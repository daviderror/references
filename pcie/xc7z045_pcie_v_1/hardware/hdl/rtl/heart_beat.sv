==> flow/design.v <==
`timescale 1ns / 10ps
module heart_beat #
(
    parameter integer SPEED_GRADE   = 2,
    parameter         IS_DEBUG      = "false",
    parameter         IS_BLINK      = "false"
)
(
    input  logic i_clk,
    input  logic i_s_rst_n,
    output logic o_heart_beat
);
    localparam integer                RATE            = (IS_DEBUG == "true") ? 120 : 120_000_000;
    localparam integer                MAX_COUNTER_VAL = RATE / (((SPEED_GRADE != 2 ) && 
                                                                 (SPEED_GRADE != 3 ) &&
                                                                 (SPEED_GRADE != 5 ) &&
                                                                 (SPEED_GRADE != 6 )) ? 2 : SPEED_GRADE);
    localparam integer                COUNTER_WIDTH   = $clog2(MAX_COUNTER_VAL);
    localparam [COUNTER_WIDTH - 1: 0] CMP_COUNTER_VAL = MAX_COUNTER_VAL - 1'h1;
    logic                        heart_beat;
    logic                        mask;
    logic [COUNTER_WIDTH - 1: 0] counter;
    assign o_heart_beat = heart_beat & ((IS_BLINK == "true") ? '1 : mask);
    always_ff @ (posedge i_clk) begin
        if (i_s_rst_n == '0) begin
            counter    <= '0;
            heart_beat <= '0;
        end
        else begin
            if (counter == CMP_COUNTER_VAL) begin
                heart_beat <= !heart_beat;
                counter    <= '0;
            end
            else begin
                counter++;
            end  
        end
    end
    generate 
         if (IS_BLINK == "false") begin
             localparam integer                MASK_COUNTER_PRE     = 4;
             localparam integer                MASK_MAX_COUNTER_VAL = (MAX_COUNTER_VAL / MASK_COUNTER_PRE);
             localparam integer                MASK_COUNTER_WIDTH   = $clog2(MASK_MAX_COUNTER_VAL);
             localparam [COUNTER_WIDTH - 1: 0] MASK_CMP_COUNTER_VAL = MASK_MAX_COUNTER_VAL - 1'h1;
             logic [MASK_COUNTER_WIDTH - 1: 0] mask_counter;
             always_ff @ (posedge i_clk) begin
                 if (i_s_rst_n == '0) begin
                     mask <= '0;
                     mask_counter <= '0;
                 end
                 else begin
                     if (mask_counter == MASK_CMP_COUNTER_VAL) begin
                         mask         <= !mask;
                         mask_counter <= '0;
                     end  
                     else begin
                         mask_counter++;
                     end
                 end
             end
         end
    endgenerate
endmodule
* Step by step through the tools: heart_beat
What the tools print for heart_beat, step after step.
Line numbers count from 1 in the design file above.
Operators: Yosys type, input widths -> output width; for muxes data width and select width s.
Library cell names are shortened.
Not given: --
- Design top :: heart_beat
- Clock :: i_clk
- Standard-cell library :: sky130hd
- Corner :: tt_025C_1v80

* Word level
Source: Yosys, flattened and elaborated, memories not mapped. Widths are those after wreduce. Registers that Yosys merges into a memory's read port (data or address) are not register bits. Print and check cells do not count. Equal cells are merged and count once.
- Flip-flop bits (word level) :: 52
- Bits of input ports :: 2
- Output and inout port bits :: 1
- Add/sub/neg operators :: 2
- Eq/ne operators :: 2
- Bitwise logic cells :: 2
- Reduce/logical cells :: 4
** Operators by type and width (number)
- $add 26x1->26 const B :: 1
- $eq 26x26->1 const B :: 1
- $add 24x1->24 const B :: 1
- $eq 24x24->1 const B :: 1
- $reduce_or 2->1 :: 2
- $logic_not 1->1 :: 2
- $and 1x1->1 :: 1
- $not 1->1 :: 1

* Logic depth
Longest topological path by Yosys (ltp), each cell counted once; first at word level (registers and memories cut), then after technology mapping (sequential cells cut; the memories' decode and read muxes count).
- Word-level depth :: 2
- ABC_AREA :: 0
- Depth in mapped cells :: 6

* Netlist
The flow's flattened synthesis, as Yosys stat reports it; memories are mapped. The netlist is that of the ABC_AREA named above (0 if unset); the other value can give another one.
- Cells in the netlist :: 291
- Chip area (Yosys) :: 2472.4 um^2
- Mapped flip-flops :: 52
** Cells by type (number)
- dfxtp_1 :: 52
- a21oi_1 :: 27
- o31ai_1 :: 16
- or4_1 :: 16
- nand3_1 :: 22
- xnor2_1 :: 11
- nor2_1 :: 25
- xor2_1 :: 9
- nand2_1 :: 17
- nand4_1 :: 10
- o21ai_0 :: 12
- or3_1 :: 9
- and3_1 :: 7
- nor4b_1 :: 5
- inv_1 :: 8
- nor3_1 :: 6
- clkbuf_1 :: 7
- and2_1 :: 4
Other cell types: 21; their cells: 28.

* Path before layout
OpenSTA on the mapped netlist: ideal clock, no wires. The path of least setup slack (recovery checks aside). Input and output delay are each 20% of the period. Register names are those of the netlist, which keeps one name where synthesis merged equal registers.
- Path kind :: reg-to-reg
- Start :: reg genblk1.mask_counter[0]
- End :: reg genblk1.mask_counter[22]
- Clock period :: 2890 ps
- Setup time :: 66 ps
- Time at the first pin :: 0 ps
- Arrival :: 1934 ps
- Required time :: 2824 ps
- Path slack :: 890 ps
- Path delay :: 2000 ps
- Stages :: 7
- Path buffers :: 1
- Synthesis period reached :: 2000 ps
"path delay" = arrival - input delay + setup time.
"stages": output pins that drive a net of the path, with the launching flip-flop's if there is one; two outputs of one cell count as two.
"synthesis period reached" = period - worst setup slack (recovery checks aside). The figure is calculated, with input and output delays left at 20% of the set period.
The rows between start and end are the longest chain of elaborated cells between them; the timing report does not say that the signal goes this way. Where chains are equally long, one stands for them.
A line is the first line of the expression or statement that the cell stems from. Yosys adds cells for indexed reads and writes and turns some case tables into memories.
- Path through :: dfxtp_1 -> ha_1 -> nand2_1 -> or4_4 -> buf_6 -> or4_4 -> a21oi_2
- Length of the longest elaborated chain :: 2
- Elaborated cells between the ends (all ways) :: 3
- Those cells by class :: add/sub (1); eq/ne (1); reduce/logical (1)
** Ends and longest elaborated chain, after synthesis
- start: declaration :: line 45 : logic [MASK_COUNTER_WIDTH - 1: 0] mask_counter;
- start: assignment :: line 49 : mask_counter <= '0;
- start: assignment :: line 54 : mask_counter <= '0;
- $eq 24x24->1 :: line 52 : if (mask_counter == MASK_CMP_COUNTER_VAL) begin
- $reduce_or 2->1
- end: assignment :: line 49
- end: assignment :: line 54
- end: declaration :: line 45

* Timing after layout
From the final timing report of entry A: the path of least setup slack in the routed layout; clock arrival at registers is part of the times.
The path's times are printed in steps of 10 ps; the period is the one set.
- Path kind :: reg-to-reg
- Start :: reg genblk1.mask_counter[0]
- End :: reg genblk1.mask_counter[20]
- Clock period :: 2390 ps
- Setup time :: 60 ps
- Time at the first pin :: 300 ps
- Arrival :: 2310 ps
- Required time :: 2620 ps
- Path slack :: 310 ps
- Stages :: 6
- Path buffers :: 0
The rows between start and end are the longest chain of elaborated cells between them; the timing report does not say that the signal goes this way. Where chains are equally long, one stands for them.
- Path through :: dfxtp_1 -> ha_1 -> nand2_1 -> or4_4 -> or4_1 -> a21oi_1
- Length of the longest elaborated chain :: 2
- Elaborated cells between the ends (all ways) :: 3
- Those cells by class :: add/sub (1); eq/ne (1); reduce/logical (1)
** Ends and longest elaborated chain, after layout
- start: declaration :: line 45 : logic [MASK_COUNTER_WIDTH - 1: 0] mask_counter;
- start: assignment :: line 49 : mask_counter <= '0;
- start: assignment :: line 54 : mask_counter <= '0;
- $eq 24x24->1 :: line 52 : if (mask_counter == MASK_CMP_COUNTER_VAL) begin
- $reduce_or 2->1
- end: assignment :: line 49
- end: assignment :: line 54
- end: declaration :: line 45

## Implementation results

Top module heart_beat; platform sky130hd; tools Yosys and OpenROAD; 2 stored runs in no particular order. Input and output delays are each 20% of the period that was set; the output load is 0.01 pF.
By "period reached" is meant the clock period of the run minus its worst setup slack. This is arithmetic on one report: input and output delays are still those of the set period (20% each).
"worst path time" means the part of the period allowed to the worst setup path (the constraints hold back 20% at inputs and 20% at outputs) less its slack; where the path has registers, the arrival times of their clocks count too.
"total power of the final layout": no workload was simulated; the value follows from the tool's default switching activity.
"worst path time" is given in steps of 10 ps.

* Entry A
** Files
==> flow/run.sh <==
#!/bin/bash
# the make line also repeats the synthesis and layout settings of config.mk as NAME=value (left out here)
make -C /OpenROAD-flow-scripts/flow DESIGN_CONFIG=/design/flow/config.mk WORK_HOME=/design/flow/orfs CLKGATE_MAP_FILE= finish
==> flow/config.mk <==
export PLATFORM = sky130hd
export DESIGN_NAME = heart_beat
export DESIGN_NICKNAME = heart_beat
export VERILOG_FILES = /design/flow/design.v
export SDC_FILE = /design/flow/constraint.sdc
export NUM_CORES = 4
export LEC_CHECK = 0
export CAP_MARGIN = 20
export CELL_PAD_IN_SITES_GLOBAL_PLACEMENT = 3
export CORE_MARGIN = 2
export CORE_UTILIZATION = 23
export CTS_CLUSTER_DIAMETER = 332
export PLACE_DENSITY_LB_ADDON = 0.25
export SLEW_MARGIN = 20
export TNS_END_PERCENT = 50
==> flow/constraint.sdc <==
create_clock -name core_clock -period 2.39 [get_ports {i_clk}]
set_input_delay 0.4780 -clock core_clock [delete_from_list [all_inputs] [get_ports {i_clk}]]
set_output_delay 0.4780 -clock core_clock [all_outputs]
set_load 0.01 [all_outputs]
** Results
- Chip area in the Yosys report :: 2472.4 um^2
- Overall die area :: 11595.0 um^2
- Post-route utilization :: 26.5 %
- Sum of negative setup slack :: 0 ps
- Worst path time :: 2080 ps
- Critical path type :: reg-to-reg
- Total power of the final layout :: 1.422 mW
- Period reached :: 2078 ps
- Lowest setup slack :: 312 ps
- Standard-cell area after layout :: 2743.9 um^2
- Smallest hold slack :: 477 ps

* Entry B
** Files
==> flow/run.sh <==
#!/bin/bash
# the make line also repeats the synthesis and layout settings of config.mk as NAME=value (left out here)
make -C /OpenROAD-flow-scripts/flow DESIGN_CONFIG=/design/flow/config.mk WORK_HOME=/design/flow/orfs CLKGATE_MAP_FILE= finish
==> flow/config.mk <==
export PLATFORM = sky130hd
export DESIGN_NAME = heart_beat
export DESIGN_NICKNAME = heart_beat
export VERILOG_FILES = /design/flow/design.v
export SDC_FILE = /design/flow/constraint.sdc
export NUM_CORES = 4
export LEC_CHECK = 0
export CAP_MARGIN = 20
export CORE_MARGIN = 2
export CORE_UTILIZATION = 34
export CTS_CLUSTER_DIAMETER = 29
export GPL_TIMING_DRIVEN = 1
export MAX_ROUTING_LAYER = met5
export MIN_ROUTING_LAYER = met1
export PLACE_DENSITY_LB_ADDON = 0.22
export SETUP_SLACK_MARGIN = 0.56
export SLEW_MARGIN = 15
==> flow/constraint.sdc <==
create_clock -name core_clock -period 3.31 [get_ports {i_clk}]
set_input_delay 0.6620 -clock core_clock [delete_from_list [all_inputs] [get_ports {i_clk}]]
set_output_delay 0.6620 -clock core_clock [all_outputs]
set_load 0.01 [all_outputs]
** Results
- Chip area in the Yosys report :: 2472.4 um^2
- Overall die area :: 7970.0 um^2
- Post-route utilization :: 37.6 %
- Sum of negative setup slack :: 0 ps
- Worst path time :: 2320 ps
- Critical path type :: reg-to-reg
- Total power of the final layout :: 1.051 mW
- Period reached :: 2325 ps
- Lowest setup slack :: 985 ps
- Standard-cell area after layout :: 2682.6 um^2
- Smallest hold slack :: 481 ps
